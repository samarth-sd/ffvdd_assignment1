==> flow/design.v <==
interface intf(input logic clk, reset);
  logic en, ready, spi_do;
  logic [23:0] cmd_data;
  logic [7:0] read_data;
  logic sink_vld, spi_clk, spi_enb, spi_di;
endinterface
module spi_ctrl #
(
    parameter SPI_ADDR_WIDTH = 16,
    parameter SPI_CMD_WIDTH = 24,
    parameter SPI_IDLE = 0
)
(
    input clk,
    input rst,
    input [23:0] cmd_data,
    output reg [7:0] read_data,
    input en,
    input ready,
    output reg sink_vld,
    output reg spi_clk,
    output reg spi_enb,
    output reg spi_di,
    input spi_do
);
localparam [1:0] IDLE = 2'b00,
                 WRITE_ADDR = 2'b01,
                 WRITE_DATA = 2'b10,
                 READ = 2'b11;
localparam SPI_DATA_WIDTH = SPI_CMD_WIDTH - SPI_ADDR_WIDTH;
reg [SPI_CMD_WIDTH-1:0] cmd_data_r;
reg [SPI_ADDR_WIDTH-1:0] cnt;
reg [1:0] state;
reg flag_read;
reg flag_write_addr_update, flag_write_addr_hold, flag_data_update, flag_data_hold;
assign flag_write_addr_update = (cnt < SPI_ADDR_WIDTH && spi_clk == 1'b0) ? 1'b1 : 1'b0;
assign flag_write_addr_hold = (cnt < SPI_ADDR_WIDTH) ? 1'b1 : 1'b0;
assign flag_data_update = (cnt < SPI_DATA_WIDTH && spi_clk == 1'b0) ? 1'b1 : 1'b0;
assign flag_data_hold = (cnt < SPI_DATA_WIDTH) ? 1'b1 : 1'b0;
always @ (posedge clk or posedge rst) begin
    if (rst) begin
        spi_clk <= SPI_IDLE;
        spi_enb <= 1'b1;
        spi_di <= 1'b0;
        read_data <= 8'd0;
        sink_vld <= 1'b0;
        state <= IDLE;
        cmd_data_r <= 24'd0;
        cnt <= 16'd0;
        flag_read <= 1'b0;
    end else if (en) begin
        case (state)
            IDLE: begin
                if (ready) begin
                    state <= WRITE_ADDR;
                    spi_enb <= 1'b0;
                    cmd_data_r <= cmd_data;
                    cnt <= 16'd0;
                    flag_read <= !cmd_data[23];
                end
                sink_vld <= 1'b0;
                spi_di <= 1'b0;
                spi_enb <= 1'b1;
            end
            WRITE_ADDR: begin
                spi_enb <= 1'b0;
                if (flag_write_addr_update) begin
                    spi_di <= cmd_data_r[23];
                    cmd_data_r <= {cmd_data_r[22:0], 1'b0};
                    spi_clk <= 1'b1;
                    cnt <= cnt + 1;
                end else if (flag_write_addr_hold) begin
                    spi_clk <= 1'b0;
                end else begin
                    if (flag_read) state <= READ;
                    else state <= WRITE_DATA;
                    cnt <= 16'd0;
                    spi_clk <= 1'b0;
                end
            end
            WRITE_DATA: begin
                if (flag_data_update) begin
                    spi_di <= cmd_data_r[23];
                    cmd_data_r <= {cmd_data_r[22:0], 1'b0};
                    spi_clk <= 1'b1;
                    cnt <= cnt + 1;
                end else if (flag_data_hold) begin
                    spi_clk <= 1'b0;
                end else begin
                    state <= IDLE;
                    spi_clk <= 1'b0;
                    sink_vld <= 1'b1;
                end
            end
            READ: begin
                if (flag_data_update) begin
                    spi_clk <= 1'b1;
                end else if (flag_data_hold) begin
                    spi_clk <= 1'b0;
                    read_data[0] <= spi_do;
                    read_data[7:1] <= read_data[6:0];
                    cnt <= 16'd0;
                end else begin
                    state <= IDLE;
                    sink_vld <= 1'b1;
                end
            end
            default: state <= IDLE;
        endcase
    end
end
endmodule
## Tool chain data of spi_ctrl

Tool output for the design above, in the order of the flow.
Lines are those of the file above, counted from 1.
Operators: Yosys type, input widths -> output width; for muxes data width and select width s.
Library cell names are shortened.
The mark -- stands for no value.

| design | value |
|---|---|
| design top | spi_ctrl |
| clock port | clk |
| standard-cell library | sky130hd |
| corner | tt_025C_1v80 |

## After elaboration

Yosys after proc, flatten, opt, wreduce and memory -nomap, before mapping. Memory bits, and registers merged into a memory's read port (data or address), are not among the register bits. Print and check cells are not counted. Equal cells are merged and count once.

| storage and ports | value |
|---|---|
| register bits after elaboration | 55 |
| input port bits | 29 |
| cells after elaboration | 82 |

| cells by class | value |
|---|---|
| $add $sub $neg | 1 |
| order comparisons | 2 |
| eq/ne operators | 14 |
| multiplexer cells | 34 |
| bitwise gates (word level) | 2 |
| reductions and logical operators | 19 |

Operators by type and width:

| operator | count |
|---|---|
| $mux 16 | 6 |
| $pmux 24 s3 | 1 |
| $mux 24 | 3 |
| $pmux 16 s4 | 1 |
| $ne 2x2->1 const B | 9 |
| $add 16x1->16 const B | 1 |
| $lt 16x4->1 const B | 1 |
| $lt 16x5->1 const B | 1 |
| $reduce_and 7->1 | 2 |
| $mux 1 | 13 |
| $reduce_and 4->1 | 3 |
| $mux 2 | 5 |
| $reduce_bool 3->1 | 3 |
| $ne 3x3->1 const B | 2 |
| $reduce_and 3->1 | 2 |
| $pmux 2 s3 | 1 |
| $pmux 1 s3 | 2 |
| $reduce_and 5->1 | 1 |
| $eq 2x2->1 const B | 2 |
| $reduce_bool 4->1 | 1 |
| $pmux 1 s2 | 2 |
| $logic_and 1x1->1 | 2 |
| $not 1->1 | 2 |
| $eq 2x1->1 const B | 1 |
| $logic_not 2->1 | 1 |
| $reduce_and 2->1 | 1 |
| $reduce_bool 2->1 | 1 |
| $reduce_or 2->1 | 1 |
| $logic_not 1->1 | 1 |

## Depth

Depth = most cells in a row (Yosys ltp): at word level without a register or memory, in the mapped netlist without a sequential cell, where the memories' decode and read muxes count.

| logic depth | value |
|---|---|
| depth in word-level cells | 5 |
| ABC_AREA | 0 |
| depth in mapped cells | 9 |

## Mapped cells and area

Source: synth_stat.txt of the flow (Yosys; design flattened, memories mapped). It holds for the ABC_AREA given above (unset counts as 0); a run with the other value may have another netlist.

Cells by type:

| cell type | count | total area (µm²) |
|---|---|---|
| dfrtp_1 | 55 | 1376.32 |
| nand2_1 | 60 | 225.216 |
| a31oi_1 | 27 | 168.912 |
| nor2_1 | 43 | 161.405 |
| mux2_2 | 9 | 101.347 |
| o21ai_0 | 13 | 65.062 |
| dfstp_2 | 2 | 52.55 |
| a21oi_1 | 10 | 50.048 |
| nor4_2 | 4 | 50.048 |
| clkbuf_1 | 10 | 37.536 |
| and3_1 | 5 | 31.28 |
| inv_1 | 8 | 30.029 |
| nand3_1 | 6 | 30.029 |
| a41oi_1 | 3 | 26.275 |
| o41ai_1 | 3 | 26.275 |
| buf_2 | 5 | 25.024 |
| nand4_1 | 4 | 25.024 |
| or4_4 | 2 | 22.522 |

Other cell types: 25; their cells: 29.

| synthesis totals | value |
|---|---|
| mapped cells | 298 |
| synthesis area | 2732.6 µm² |
| sequential part of the area | 1428.9 µm² |
| flip-flop cells | 57 |

## Worst setup path after synthesis

Path of least setup slack by OpenSTA after synthesis, without wires, with an ideal clock, recovery checks aside; 20% of the period is set as input and as output delay. Where synthesis merged equal registers, the netlist keeps one of their names.

| timing path post-synthesis | value |
|---|---|
| path kind | register -> register |
| start point | register cnt[8] |
| end point | register cnt[10] |
| clock period | 3.65 ns |
| setup time | 0.121 ns |
| launch time at the first pin | 0.000 ns |
| data arrival time | 1.996 ns |
| data required time | 3.529 ns |
| setup slack | 1.532 ns |
| path delay | 2.117 ns |
| stages | 7 |
| buffers on the path | 1 |
| synthesis period reached | 2.118 ns |

"path delay" is the arrival time less input delay plus setup time.
"stages": output pins that drive a net of the path, with the launching flip-flop's if there is one; two outputs of one cell count as two.
"synthesis period reached" is the clock period less the worst setup slack; recovery checks do not enter. This is arithmetic on one report: input and output delays are still those of the set period (20% each).
The rows between start and end are the longest chain of elaborated cells between them; the timing report does not say that the signal goes this way. Where chains are equally long, one stands for them.
A line is the first line of the expression or statement that the cell stems from. Yosys adds cells for indexed reads and writes and turns some case tables into memories.
A register here has more assigning lines than the two given.

| between the ends, post-synthesis | value |
|---|---|
| cell sequence | dfrtp_1 > or4_4 > nor4_2 > a21oi_1 > nor4_1 > buf_2 > nor2_1 |
| length of the longest elaborated chain | 5 |
| elaborated cells on any way between the ends | 20 |
| classes of those cells | add/sub: 1; compare: 2; eq/ne: 4; mux: 10; reduce/logical: 3 |

RTL lines, path post-synthesis:

| element | line | text |
|---|---|---|
| start: declaration | 32 | `reg [SPI_ADDR_WIDTH-1:0] cnt;` |
| start: assignment | 71 | `cnt <= cnt + 1;` |
| start: assignment | 86 | `cnt <= cnt + 1;` |
| $lt 16x4->1 | 39 | `assign flag_data_hold = (cnt < SPI_DATA_WIDTH) ? 1'b1 : 1'b0;` |
| $mux 1 | 39 |  |
| $mux 16 | 98 | `end else if (flag_data_hold) begin` |
| $mux 16 | 96 | `if (flag_data_update) begin` |
| $pmux 16 s4 | 52 | `case (state)` |
| end: assignment | 71 |  |
| end: assignment | 86 |  |
| end: declaration | 32 |  |

## Timing after layout

From the final timing report of job 1: the path of least setup slack in the routed layout; clock arrival at registers is part of the times.

| timing path after layout | value |
|---|---|
| path kind | register -> register |
| start point | register cnt[8] |
| end point | register read_data[0] |
| clock period | 3.36 ns |
| setup time | 0.12 ns |
| launch time at the first pin | 0.32 ns |
| data arrival time | 2.65 ns |
| data required time | 3.56 ns |
| setup slack | 0.91 ns |
| stages | 5 |
| buffers on the path | 0 |

The rows between start and end are the longest chain of elaborated cells between them; the timing report does not say that the signal goes this way. Where chains are equally long, one stands for them.
A register here has more assigning lines than the two given.

| between the ends, after layout | value |
|---|---|
| cell sequence | dfrtp_1 > or4_4 > nor4_2 > nand4_1 > mux2_2 |
| length of the longest elaborated chain | 5 |
| elaborated cells on any way between the ends | 6 |
| classes of those cells | compare: 1; mux: 2; logic: 1; reduce/logical: 2 |

RTL lines, path after layout:

| element | line | text |
|---|---|---|
| start: declaration | 32 | `reg [SPI_ADDR_WIDTH-1:0] cnt;` |
| start: assignment | 71 | `cnt <= cnt + 1;` |
| start: assignment | 86 | `cnt <= cnt + 1;` |
| $lt 16x4->1 | 38 | `assign flag_data_update = (cnt < SPI_DATA_WIDTH && spi_clk == 1'b0) ? 1'b1 : 1'b0;` |
| $logic_and 1x1->1 | 38 |  |
| $mux 1 | 38 |  |
| $not 1->1 | -- |  |
| $reduce_and 4->1 | -- |  |
| end: assignment | 45 | `read_data <= 8'd0;` |
| end: assignment | 100 | `read_data[0] <= spi_do;` |
| end: declaration | 17 | `output reg [7:0] read_data,` |

Hand-over note for spi_ctrl

Flow measurements of spi_ctrl on sky130hd: 2 stored runs with different settings, listed in no order. Input and output delays are each 20% of the period that was set; the output load is 0.01 pF.
"achieved clock period": clock period set for the run, less the worst setup slack. It is reckoned from that one timing run; input and output delays stay at 20% of the period that was set.
By "power consumption" is meant OpenSTA's value without simulated activity: inputs other than the clock are taken to toggle once in ten clock periods, and the tool carries that through the logic.

#### Job 1

| setting | value |
|---|---|
| period_ns | `3.36` |
| CORE_UTILIZATION | `18` |
| PLACE_DENSITY_LB_ADDON | `0.16` |
| CELL_PAD_IN_SITES_GLOBAL_PLACEMENT | `1` |
| CELL_PAD_IN_SITES_DETAIL_PLACEMENT | `1` |
| GPL_ROUTABILITY_DRIVEN | `1` |
| CTS_CLUSTER_DIAMETER | `166` |
| MAX_ROUTING_LAYER | `met5` |
| CAP_MARGIN | `20` |
| CORE_MARGIN | `2` |
| SLEW_MARGIN | `20` |

| result | value |
|---|---|
| worst slack on setup checks | 0.913 ns |
| area of the synthesized netlist | 2732.6 µm² |
| final utilization | 0.239 |
| power consumption | 1.547 mW |
| post-route worst hold slack | 0.510 ns |
| full die area | 16182.4 µm² |
| standard-cell area of the final layout | 3589.7 µm² |
| achieved clock period | 2.447 ns |

#### Job 2

| setting | value |
|---|---|
| period_ns | `2.7` |
| CORE_UTILIZATION | `38` |
| PLACE_DENSITY_LB_ADDON | `0.02` |
| CELL_PAD_IN_SITES_GLOBAL_PLACEMENT | `0` |
| GPL_TIMING_DRIVEN | `1` |
| GPL_ROUTABILITY_DRIVEN | `1` |
| CTS_CLUSTER_DIAMETER | `327` |
| SLEW_MARGIN | `30` |
| MAX_ROUTING_LAYER | `met4` |
| CAP_MARGIN | `20` |
| CORE_MARGIN | `2` |

| result | value |
|---|---|
| worst slack on setup checks | 0.414 ns |
| area of the synthesized netlist | 2732.6 µm² |
| final utilization | 0.507 |
| power consumption | 1.789 mW |
| post-route worst hold slack | 0.516 ns |
| full die area | 7885.4 µm² |
| standard-cell area of the final layout | 3480.8 µm² |
| achieved clock period | 2.286 ns |

End of note.
